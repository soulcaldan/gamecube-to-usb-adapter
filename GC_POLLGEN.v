==> flow/design.v <==
module GC_PollGen ( input clk , input ready , 
    output reg GC_poll , output reg GC_enable  
);
	reg [99:0] Controller;  
	initial begin
	Controller = 100'b0001_0111_0001_0001_0001_0001_0001_0001_0001_0001_0001_0001_0001_0001_0111_0111_0001_0001_0001_0001_0001_0001_0001_0001_0111;
    end
	parameter bits = 7;  
	reg [bits:0] bit_counter = 99; 
	reg [5:0] clk_counter = 0; reg [6:0] readycnt;
always @ ( posedge clk ) begin  
    if ( ready ) begin       
        readycnt <= 0;
        clk_counter <= 0;
        bit_counter <= 110;
    end
    else begin
        readycnt <= readycnt + 1;
        if ( readycnt > 50 ) begin 
            readycnt <= 121;
            clk_counter <= clk_counter + 1;
            if ( clk_counter == 57 ) begin 
                clk_counter <= 0;
                if ( bit_counter == 0 ) begin
                    GC_enable <= 1;
                    bit_counter <= 0;
                end
                else if ( bit_counter < 101 && bit_counter > 0 ) begin
                    GC_enable <= 0;
                    GC_poll <= Controller[bit_counter];
                    bit_counter <= bit_counter - 1;
                end
                else begin
                    GC_enable <= 1;
                    bit_counter <= bit_counter - 1;
                end
            end
        end
    end
end
endmodule
Tool chain data of GC_PollGen
Tool output for the design above, in the order of the flow.
Line numbers count from 1 in the design file above.
Cell names lack the library's common part.
Not given: -

inputs
  top module = GC_PollGen
  clock input = clk
  standard-cell library = sky130hd
  library corner = tt_025C_1v80

After elaboration
Source: Yosys, flattened and elaborated, memories not mapped. Widths are those after wreduce. Registers that Yosys merges into a memory's read port (data or address) are not register bits. Print and check cells do not count. Equal cells are merged and count once.

bit counts
  register bits = 23
  input port bits = 2
  output and inout port bits = 2
  cells after elaboration = 26

cells by class
  add/sub/neg operators = 3
  magnitude comparators = 3
  equal/unequal tests = 1
  shift operators = 1
  muxes and demuxes = 4
  bitwise operators = 2
  reduce/logical cells = 6

operators with widths
  kind                                                                            number
  100-bit by 8-bit variable part select with 1-bit output (first input constant)  1
  8-bit by 1-bit subtractor with 8-bit output (second input constant)             1
  8-bit by 1-bit > comparator with 1-bit output (second input constant)           1
  8-bit by 7-bit < comparator with 1-bit output (second input constant)           1
  8-bit zero test                                                                 1
  8-bit two-way mux                                                               1
  7-bit by 1-bit adder with 7-bit output (second input constant)                  1
  7-bit by 6-bit > comparator with 1-bit output (second input constant)           1
  7-bit two-way mux                                                               1
  6-bit by 1-bit adder with 6-bit output (second input constant)                  1
  6-bit == test (second input constant)                                           1
  6-bit two-way mux                                                               1
  5-bit AND reduction                                                             1
  3-bit AND reduction                                                             1
  1-bit NOT                                                                       2
  2-bit AND reduction                                                             1
  2-bit OR reduction                                                              1
  1-bit logical AND                                                               1
  1-bit two-way mux                                                               1

Logic depth
Yosys ltp: most cells in a row. Word level: on the elaborated netlist, between registers, memories and ports. Mapped: between sequential cells and ports; inverters and the memories' decode and read muxes count.

logic depth
  word-level depth = 3
  ABC_AREA = 0
  depth in mapped cells = 9
  mapped depth without buffers = 7

Mapped cells and area
Yosys stat after the flow's synthesis: flattened, memories mapped to cells. It holds for the ABC_AREA given above (unset counts as 0); a run with the other value may have another netlist.

cells by type
  cell       number  total area (µm²)
  dfxtp_1    21      420.403
  ha_1       7       87.584
  xor2_1     7       61.309
  a21oi_1    12      60.058
  edfxtp_1   2       60.058
  nor2_1     14      52.55
  nand2_1    12      45.043
  o21ai_0    8       40.038
  inv_1      7       26.275
  xnor2_1    3       26.275
  nor4_1     4       25.024
  nor4_4     1       21.27
  a311o_1    2       20.019
  nand3_1    4       20.019
  nor3_1     4       20.019
  o2111ai_1  2       17.517
  or4_2      2       17.517
  buf_2      3       15.014

Not listed: further types 23, cells in them 28.

synthesis totals
  cell count = 143
  chip area (Yosys) = 1244.9 µm²
  sequential part of the area = 480.5 µm²
  flip-flops = 23
  buffers = 10

Path before layout
Path of least setup slack by OpenSTA after synthesis, without wires, with an ideal clock, recovery checks aside; 20% of the period is set as input and as output delay. Where synthesis merged equal registers, the netlist keeps one of their names.

timing path after synthesis
  path kind = register to register
  start point = register bit_counter[0]
  end point = register bit_counter[2]
  clock period = 4.49 ns
  setup time = 0.122 ns
  time at the first pin = 0.000 ns
  arrival time = 1.780 ns
  data required time = 4.368 ns
  slack = 2.588 ns
  path delay = 1.902 ns
  driving pins on the path = 7
  path buffers = 0
  synthesis period reached = 1.902 ns

"path delay" is the arrival time less input delay plus setup time.
"driving pins on the path": output pins that drive a net of the path, with the launching flip-flop's if there is one; two outputs of one cell count as two.
"synthesis period reached" is the clock period less the worst setup slack; recovery checks do not enter. This is arithmetic on one report: input and output delays are still those of the set period (20% each).
The rows between start and end are the longest chain of elaborated cells between them; the timing report does not say that the signal goes this way. Where chains are equally long, one stands for them.
A line is the first line of the expression or statement that the cell stems from. Yosys adds cells for indexed reads and writes and turns some case tables into memories.
A register here has more assigning lines than the two given.

between the ends, after synthesis
  cell sequence = dfxtp_1 > inv_1 > ha_1 > or4b_4 > nor4_4 > nor2_2 > a311o_1
  length of the longest elaborated chain = 2
  elaborated cells between the ends (all ways) = 3
  classes of those cells = 1 x add/sub; 1 x mux; 1 x reduce/logical

ends and longest elaborated chain, after synthesis
  element                                      line  text
  start, declared                              9     reg [bits:0] bit_counter = 99;
  start, assigned                              31    bit_counter <= bit_counter - 1;
  start, assigned                              35    bit_counter <= bit_counter - 1;
  8-bit by 1-bit subtractor with 8-bit output  35
  8-bit two-way mux                            24    if ( bit_counter == 0 ) begin
  end, assigned                                31
  end, assigned                                35
  end, declared                                9

Worst path after layout
Path of least setup slack in the final report of record 1 (OpenROAD, finished layout, wires in). Where an end is a register, its clock arrival counts in the times.

timing path after layout
  path kind = register to register
  start point = register readycnt[0]
  end point = register bit_counter[4]
  clock period = 2.82 ns
  setup time = 0.05 ns
  time at the first pin = 0.30 ns
  arrival time = 2.46 ns
  data required time = 3.07 ns
  slack = 0.61 ns
  driving pins on the path = 8
  path buffers = 0

The rows between start and end are the longest chain of elaborated cells between them; the timing report does not say that the signal goes this way. Where chains are equally long, one stands for them.
A register here has more assigning lines than the two given.

between the ends, after layout
  cell sequence = dfxtp_1 > inv_1 > ha_1 > nor2b_1 > o311a_1 > o21ai_2 > or4_2 > a21oi_1
  length of the longest elaborated chain = 2
  elaborated cells between the ends (all ways) = 2
  source lines of those cells = 1
  classes of those cells = 1 x compare; 1 x reduce/logical

ends and longest elaborated chain, after layout
  element                                        line  text
  start, declared                                10    reg [5:0] clk_counter = 0; reg [6:0] readycnt;
  start, assigned                                13    readycnt <= 0;
  start, assigned                                18    readycnt <= readycnt + 1;
  7-bit by 6-bit > comparator with 1-bit output  19    if ( readycnt > 50 ) begin
  2-bit AND reduction                            -
  end, assigned                                  31    bit_counter <= bit_counter - 1;
  end, assigned                                  35    bit_counter <= bit_counter - 1;
  end, declared                                  9     reg [bits:0] bit_counter = 99;

Record of 2 stored runs of the RTL-to-layout flow on GC_PollGen, platform sky130hd. The runs are unordered. Constraints: input delay and output delay 20% of the set period each, output load 0.01 pF.
"achieved clock period (ns)" means the clock period less the worst setup slack. The figure is calculated, with input and output delays left at 20% of the set period.
By "worst setup path time (ns)" is meant the share of the clock period that the worst setup path is allowed (20% is reserved at inputs, 20% at outputs), minus its slack. Clock arrival times at its registers enter into it.
"finish__power__total" is the tool's figure for a default switching activity; nothing was simulated.

settings of record 1
{
  "period_ns": 2.82,
  "CAP_MARGIN": 20,
  "CORE_MARGIN": 2,
  "CORE_UTILIZATION": 40,
  "SLEW_MARGIN": 20
}
report of record 1
yosys chip area after synthesis (um^2): 1244.9
finish__design__die__area: 3574.8
finish__design__instance__area__stdcell: 1293.7
finish__design__instance__utilization: 0.4308
finish__timing__setup__ws: 0.606
finish__timing__setup__tns: 0.000
finish__power__total: 5.002e-04
achieved clock period (ns): 2.214
worst setup path time (ns): 2.21
worst setup path kind: register to register

settings of record 2
{
  "period_ns": 1.56,
  "CORE_UTILIZATION": 56,
  "SETUP_SLACK_MARGIN": 0.39,
  "CELL_PAD_IN_SITES_GLOBAL_PLACEMENT": 1,
  "GPL_ROUTABILITY_DRIVEN": 1,
  "CTS_CLUSTER_SIZE": 41,
  "CAP_MARGIN": 40,
  "CORE_MARGIN": 2,
  "SLEW_MARGIN": 20
}
report of record 2
yosys chip area after synthesis (um^2): 1244.9
finish__design__die__area: 2616.3
finish__design__instance__area__stdcell: 1880.5
finish__design__instance__utilization: 0.8754
finish__timing__setup__ws: -0.314
finish__timing__setup__tns: -3.401
finish__power__total: 9.499e-04
achieved clock period (ns): 1.874
worst setup path time (ns): 1.87
worst setup path kind: register to register
